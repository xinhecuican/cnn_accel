==> flow/design.v <==
module CNNPool(
    input clk,
    input rst,
    input stall,
    input                           conf_refresh,
    input [3-1: 0]     kernel_height,
    input [3-1: 0]      kernel_width,
    input [$clog2(3)-1: 0]   pool_mode,
    input                           window_valid,
    input [(3 * 3)*32-1: 0]    window,
    output                          window_stall,
    output [31: 0]                  pool_data,
    output                          pool_valid,
    output                          pool_empty
);
    wire [3-1: 0]          pool_mode_vec;
    reg [(3 * 3): 0]           pool_valid_r;
    reg [(3 * 3)*32-1: 0]      res_r;
    parameter PVW = $clog2((3 * 3)+1);
    reg [PVW-1: 0] pool_valid_idx;
    wire [PVW-1: 0] pool_valid_idx_n;
    wire [31: 0] pool_res;
    assign pool_valid_idx_n = {PVW{kernel_height[1] & kernel_width[1]}} & 'd5 |
                              {PVW{kernel_height[2] & kernel_width[2]}} & 'd9;
    always @(posedge clk)begin
        if(rst)begin
            pool_valid_idx <= 0;
        end
        else if(conf_refresh)begin
            pool_valid_idx <= pool_valid_idx_n;
        end
    end
    always @(posedge clk)begin
        if(rst)begin
            pool_valid_r <= 0;
        end
        else if(!stall_all)begin
            pool_valid_r <= {pool_valid_r[(3 * 3)-1: 0], window_valid};
        end
    end
    Decoder #(3) decoder_pool_mode(pool_mode, pool_mode_vec);
    wire stall_all = pool_valid & stall;
    assign window_stall = stall_all;
    assign pool_valid = pool_valid_r[pool_valid_idx];
    assign pool_empty = ~(|pool_valid_r);
    wire [PVW-1: 0] pool_data_idx = pool_valid_idx - 1;
    assign pool_res = res_r[pool_data_idx*32 +: 32];
    wire [31: 0] pool_res_avg = ~pool_res[31] ? pool_res >> 2 : 0;
    assign pool_data  = pool_mode_vec[2] & kernel_height[1] & kernel_width[1] & ~pool_res[31]? pool_res_avg : pool_res;
    genvar i, j;
generate
    for(i=0; i<(3 * 3); i=i+1)begin: gen_pool
        reg [(i+1)*32-1: 0] buffer_i;
        always @(posedge clk)begin
            if(~stall_all)begin
                if(window_valid)begin
                    buffer_i[i*32 +: 32] <= window[i*32 +: 32];
                end
                else begin
                    buffer_i[i*32 +: 32] <= 0;
                end
            end
        end
        for(j=i-1; j>=0; j=j-1)begin
            always @(posedge clk)begin
                if(~stall_all) buffer_i[j*32 +: 32] <= buffer_i[(j+1) * 32 +: 32];
            end
        end
        wire [31: 0] res;
        if(i != 0)begin
            PoolPE pe(
                .pool_mode(pool_mode_vec),
                .pool_data(res_r[(i-1)*32 +: 32]),
                .data(buffer_i[31: 0]),
                .data_o(res)
            );
        end
        else begin
            assign res = buffer_i[31: 0];
        end
        always @(posedge clk)begin
            if(!stall_all) res_r[i*32 +: 32] <= res;
        end
    end
endgenerate
endmodule
module PoolPE (
    input [3-1: 0] pool_mode,
    input [31: 0] pool_data,
    input [31: 0] data,
    output [31: 0] data_o
);
    wire mode_le    = pool_mode[0];
    wire mode_ge    = pool_mode[1];
    wire mode_mean  = pool_mode[2];
    wire cin;
    wire [31: 0] adder;
    assign adder = mode_mean ? pool_data : ~pool_data;
    assign cin = ~mode_mean;
    wire [32: 0] add_res;
    assign add_res = data + adder + cin;
    assign data_o = mode_mean ? add_res[31: 0] :
                    mode_le & add_res[32] | mode_ge & ~add_res[32] ? data : pool_data;
endmodule
module Encoder #(
    parameter RADIX=16,
    parameter WIDTH=$clog2(RADIX)
)(
    input [RADIX-1: 0] in,
    output [WIDTH-1: 0] out
);
genvar i, j;
generate
    for(i=0; i<WIDTH; i=i+1)begin
        localparam STEP = 2 << i;
        localparam STEP_NUM = 1 << i;
        localparam FULL_STEP_NUM = RADIX / STEP;
        localparam REMAIN = RADIX % STEP;
        localparam REMAIN_NUM = REMAIN < STEP_NUM ? 0 : STEP_NUM - REMAIN;
        localparam ALL_NUM = FULL_STEP_NUM * STEP_NUM + REMAIN_NUM;
        wire [ALL_NUM-1: 0] out_t;
        for(j=0; j<FULL_STEP_NUM; j=j+1)begin
            assign out_t[j*STEP_NUM +: STEP_NUM] = in[j*STEP+STEP_NUM +: STEP_NUM];
        end
        for(j=0; j<REMAIN_NUM; j=j+1)begin
            assign out_t[ALL_NUM-1-j] = in[RADIX-1-j];
        end
        assign out[i] = |out_t;
    end
endgenerate
endmodule
module Decoder #(
    parameter RADIX=16,
    parameter WIDTH=$clog2(RADIX)
)(
    input [WIDTH-1: 0] in,
    output [RADIX-1: 0] out
);
genvar i;
generate
    for(i=0; i<RADIX; i=i+1)begin
        assign out[i] = in == i;
    end
endgenerate
endmodule
module RDataGen(
    input [1: 0] size,
    input [1: 0] offset,
    input [31: 0] data,
    output [31: 0] data_o
);
    wire [7: 0] byte_data;
    wire [15: 0] half;
    wire [31: 0] word;
    assign byte_data = data[offset*8 +: 8];
    assign half = {16{offset[1]}} & data[31: 16] |
                  {16{~offset[1]}} & data[15: 0];
    assign word = data;
    assign data_o = {32{size[1]}} & word |
                    {32{size[0]}} & {{16{half[15]}}, half} |
                    {32{~|size}} & {{24{byte_data[7]}}, byte_data};
endmodule
module SplitReg #(
    parameter DATA_SIZE=1
)(
    input                     clk,
    input                     rst,
    input                     req,
    input [DATA_SIZE-1: 0]     d_i,
    output                     valid,
    input                     ready,
    output [DATA_SIZE-1: 0] d_o
);
    reg [DATA_SIZE-1: 0] d;
    reg [DATA_SIZE-1: 0] nxt_d;
    reg d_valid;
    reg nxt_d_valid;
    wire nxt_en;
    wire nxt_data_en;
    wire en;
    wire data_en;
    assign en           = req & ~d_valid | ready & ~req & ~nxt_d_valid;
    assign data_en      = req & (~d_valid | ~nxt_d_valid & ready);
    assign nxt_data_en  = req & (~ready & d_valid | nxt_d_valid);
    assign nxt_en       = req & ~ready & d_valid | ready & ~req & nxt_d_valid;
    always @(posedge clk)begin
        if(rst)begin
            nxt_d_valid <= 0;
            d_valid     <= 0;
        end
        else begin
            if(en) d_valid          <= req;
            if(nxt_en) nxt_d_valid  <= req;
        end
        if(nxt_data_en) nxt_d       <= d_i;
        if(data_en)     d           <= d_i;
    end
    assign valid = d_valid | nxt_d_valid;
    assign d_o = nxt_d_valid ? nxt_d : d;
endmodule
Reports on CNNPool
What the tools print for CNNPool, step after step. Lines are those of the file above, counted from 1. Operators: Yosys type, input widths -> output width; for muxes data width and select width s. Library cell names are shortened. Not given: n/a

Top module: CNNPool. Clock: clk. Cell library: sky130hd. Corner: tt_025C_1v80.

Elaborated design
Source: Yosys, flattened and elaborated, memories not mapped. Widths are those after wreduce; folded enables and synchronous resets count as part of the registers. Registers that Yosys merges into a memory's read port (data or address) are not register bits. Print and check cells do not count. Equal cells are merged and count once.

Under flip-flop bits (word level) stands 1742. For output and inout bits the number is 35. For word-level cells the number is 155.

Add/subtract/negate cells: 17. For equality and inequality tests the number is 2. Shift operators: 2. The figure for muxes and demuxes is 26. Under bitwise gates (word level) stands 50. The entry for reductions and logical operators reads 2.

Operator list (count): $mux 32 (25); $shiftx 288x10->32 (1); $add 32x32->33 (8); $add 33x1->33 (8); $not 32->32 (8); $mux 29 (1); $and 1x1->1 (22); $not 1->1 (11); $shiftx 10x4->1 (1); $reduce_or 10->1 (1); $or 1x1->1 (8); $or 3x4->4 (1); $sub 4x1->4 const B (1); $eq 2x1->1 const B (1); $eq 2x2->1 const B (1); $logic_not 2->1 (1).

Depth
Longest topological path by Yosys (ltp), each cell counted once; first at word level (registers and memories cut), then after technology mapping (sequential cells cut; the memories' decode and read muxes count).

For depth after elaboration the number is 9. The figure for ABC_AREA is 0. Under gate-level depth with buffers stands 21.

After synthesis
Source: synth_stat.txt of the flow (Yosys; design flattened, memories mapped). It holds for the ABC_AREA given above (unset counts as 0); a run with the other value may have another netlist.

Mapped cells: 6058. The entry for cell area after synthesis reads 0.0810377 mm^2. The figure for mapped flip-flops is 1741. Under buffer cells stands 327.

Cell types: edfxtp_1 (count 1728, total area 5.19E+04 um^2); xnor2_1 (count 377, total area 3.3E+03 um^2); ha_1 (count 249, total area 3.12E+03 um^2); mux2i_1 (count 235, total area 2.35E+03 um^2); a21oi_1 (count 400, total area 2001.92 um^2); and2_1 (count 304, total area 1.9E+03 um^2); nand2_1 (count 453, total area 1.7E+03 um^2); o21ai_0 (count 269, total area 1.35E+03 um^2); a21o_1 (count 145, total area 1.09E+03 um^2); o22ai_1 (count 165, total area 1032.24 um^2); clkbuf_1 (count 263, total area 987.197 um^2); xor2_1 (count 100, total area 875.84 um^2); nor2_1 (count 210, total area 788.256 um^2); mux2_2 (count 58, total area 653.126 um^2); nand3_1 (count 129, total area 645.619 um^2); o21a_1 (count 47, total area 352.838 um^2); nor3_1 (count 67, total area 335.322 um^2); a22o_1 (count 38, total area 332.819 um^2).

Other cell types: 66; their cells: 821. The figures by module come from a second, unflattened synthesis with its own total; it is not the netlist above.

For cell total of the unflattened synthesis the number is 5525. The entry for area total of the unflattened synthesis reads 0.0793386 mm^2.

Each row is one instance without its submodules.

By module: CNNPool (instances 1, cells 2346, area 0.0564379 mm^2); PoolPE (instances 8, cells 397, area 0.0028602 mm^2); Decoder (RADIX=3) (instances 1, cells 3, area 0.0000188 mm^2).

Worst setup path after synthesis
OpenSTA on the mapped netlist: ideal clock, no wires. The path of least setup slack (recovery checks aside). Input and output delay are each 20% of the period. Register names are those of the netlist, which keeps one name where synthesis merged equal registers.

Path type: input -> register. From: input stall. To: register gen_pool[0].buffer_i[0]. Period: 73400 ps. External input delay: 14680 ps. Under library setup time stands 2774 ps. Under time at the first pin stands 14680 ps. For data arrival time the number is 61441 ps. The figure for setup slack is 9185 ps. For path delay the number is 49535 ps. Under stages stands 2. Path buffers: 1. For period reached after synthesis the number is 64215 ps.

"path delay" = arrival - input delay + setup time. "stages" counts driving pins, that of a launching flip-flop among them; a cell with two outputs on the path counts twice. "period reached after synthesis" = period - worst setup slack (recovery checks aside). The figure is calculated, with input and output delays left at 20% of the set period. The rows between start and end are the longest chain of elaborated cells between them; the timing report does not say that the signal goes this way. Where chains are equally long, one stands for them. Each line given opens the expression or statement behind the cell; cells for indexed reads and writes are added by Yosys, which also makes memories of some case tables.

Path through: nand2_1 -> clkbuf_1. The entry for cells in the longest elaborated chain reads 1. The entry for elaborated cells between the ends (all ways) reads 1. For RTL lines with such cells the number is 1.

Ends and longest elaborated chain, after synthesis: start, declared (line 4) `input stall,`; $and 1x1->1 (line 42) `wire stall_all = pool_valid & stall;`; end, assigned (line 57) `buffer_i[i*32 +: 32] <= window[i*32 +: 32];`; end, assigned (line 60) `buffer_i[i*32 +: 32] <= 0;`; end, declared (line 53) `reg [(i+1)*32-1: 0] buffer_i;`.

Path in the finished layout
Path of least setup slack in the final report of job 2 (OpenROAD, finished layout, wires in). Where an end is a register, its clock arrival counts in the times. The report prints the path's times to 10 ps; the period is as set.

Path type: input -> output. From: input pool_mode[1]. To: output pool_data[0]. Period: 37200 ps. External input delay: 7440 ps. Under time at the first pin stands 7440 ps. For data arrival time the number is 10370 ps. The figure for setup slack is 19390 ps. Under stages stands 9. Path buffers: 3.

The rows between start and end are the longest chain of elaborated cells between them; the timing report does not say that the signal goes this way. Where chains are equally long, one stands for them.

Path through: buf_4 -> inv_2 -> nor2_4 -> nand3_1 -> nor2_4 -> buf_4 -> a221oi_1 -> a21oi_1 -> clkdlybuf4s50_1. The entry for cells in the longest elaborated chain reads 5. The entry for elaborated cells between the ends (all ways) reads 5. For RTL lines with such cells the number is 2.

Ends and longest elaborated chain, post-layout: start, declared (line 8) `input [$clog2(3)-1: 0]   pool_mode,`; $eq 2x2->1 (line 142) `assign out[i] = in == i;`; $and 1x1->1 x3 (line 49) `assign pool_data  = pool_mode_vec[2] & kernel_height[1] & kernel_width[1] & ~pool_res[31]? pool_res_avg : pool ...`; $mux 32 (line 49); end, declared (line 12) `output [31: 0]                  pool_data,`.

Wiki page: CNNPool / flow data

Settings and measured results of 2 stored flow runs for module CNNPool (sky130hd), not sorted in any way. The constraints put input and output delay at 20% of the set period each and load the outputs with 0.01 pF. "clock period reached" means the clock period less the worst setup slack. The figure is calculated, with input and output delays left at 20% of the set period. "worst path time": the worst setup path's part of the clock period (all of it between registers, 20% less for each end at a port) less its slack. A launch clock that arrives late makes it longer, a capture clock that arrives late makes it shorter. By "power consumption" is meant OpenSTA's value without simulated activity: inputs other than the clock are taken to toggle once in ten clock periods, and the tool carries that through the logic. "worst path time" is given in steps of 10 ps.

Files of job 1:
==> flow/run.sh <==
#!/bin/bash
# the make line also repeats the synthesis and layout settings of config.mk as NAME=value (left out here)
make -C /OpenROAD-flow-scripts/flow DESIGN_CONFIG=/design/flow/config.mk WORK_HOME=/design/flow/orfs CLKGATE_MAP_FILE= finish
==> flow/config.mk <==
export PLATFORM = sky130hd
export DESIGN_NAME = CNNPool
export DESIGN_NICKNAME = CNNPool
export VERILOG_FILES = /design/flow/design.v
export SDC_FILE = /design/flow/constraint.sdc
export NUM_CORES = 4
export LEC_CHECK = 0
export CAP_MARGIN = 20
export CORE_ASPECT_RATIO = 0.63
export CORE_MARGIN = 2
export CORE_UTILIZATION = 71
export CTS_CLUSTER_DIAMETER = 65
export GPL_ROUTABILITY_DRIVEN = 0
export GPL_TIMING_DRIVEN = 0
export MIN_ROUTING_LAYER = met2
export PLACE_DENSITY_LB_ADDON = 0.12
export SETUP_SLACK_MARGIN = 5.0
export SLEW_MARGIN = 10
export TNS_END_PERCENT = 40
==> flow/constraint.sdc <==
create_clock -name core_clock -period 96.5 [get_ports {clk}]
set_input_delay 19.3000 -clock core_clock [delete_from_list [all_inputs] [get_ports {clk}]]
set_output_delay 19.3000 -clock core_clock [all_outputs]
set_load 0.01 [all_outputs]

Outcome of job 1: not finished: routing ended with error GRT-0116.

Files of job 2:
==> flow/run.sh <==
#!/bin/bash
# the make line also repeats the synthesis and layout settings of config.mk as NAME=value (left out here)
make -C /OpenROAD-flow-scripts/flow DESIGN_CONFIG=/design/flow/config.mk WORK_HOME=/design/flow/orfs CLKGATE_MAP_FILE= finish
==> flow/config.mk <==
export PLATFORM = sky130hd
export DESIGN_NAME = CNNPool
export DESIGN_NICKNAME = CNNPool
export VERILOG_FILES = /design/flow/design.v
export SDC_FILE = /design/flow/constraint.sdc
export NUM_CORES = 4
export LEC_CHECK = 0
export CAP_MARGIN = 10
export CELL_PAD_IN_SITES_GLOBAL_PLACEMENT = 3
export CORE_MARGIN = 4
export CORE_UTILIZATION = 32
export CTS_CLUSTER_SIZE = 93
export HOLD_SLACK_MARGIN = -0.06
export PLACE_DENSITY_LB_ADDON = 0.03
export SETUP_SLACK_MARGIN = -0.55
export SLEW_MARGIN = 25
==> flow/constraint.sdc <==
create_clock -name core_clock -period 37.2 [get_ports {clk}]
set_input_delay 7.4400 -clock core_clock [delete_from_list [all_inputs] [get_ports {clk}]]
set_output_delay 7.4400 -clock core_clock [all_outputs]
set_load 0.01 [all_outputs]

Results of job 2. The final design utilization stands at 0.375. The total negative setup slack stands at 0 ps. For the die footprint the run shows 0.261356 mm^2. The worst path time stands at 2930 ps. Worst path kind: input -> output. The power consumption is 7740 µW. The worst hold slack in the final report stands at 371 ps. The smallest setup slack reads 19392 ps. The clock period reached is 17808 ps. The standard-cell area of the final layout stands at 0.0944493 mm^2. The chip area after synthesis (Yosys) comes to 0.0810377 mm^2.
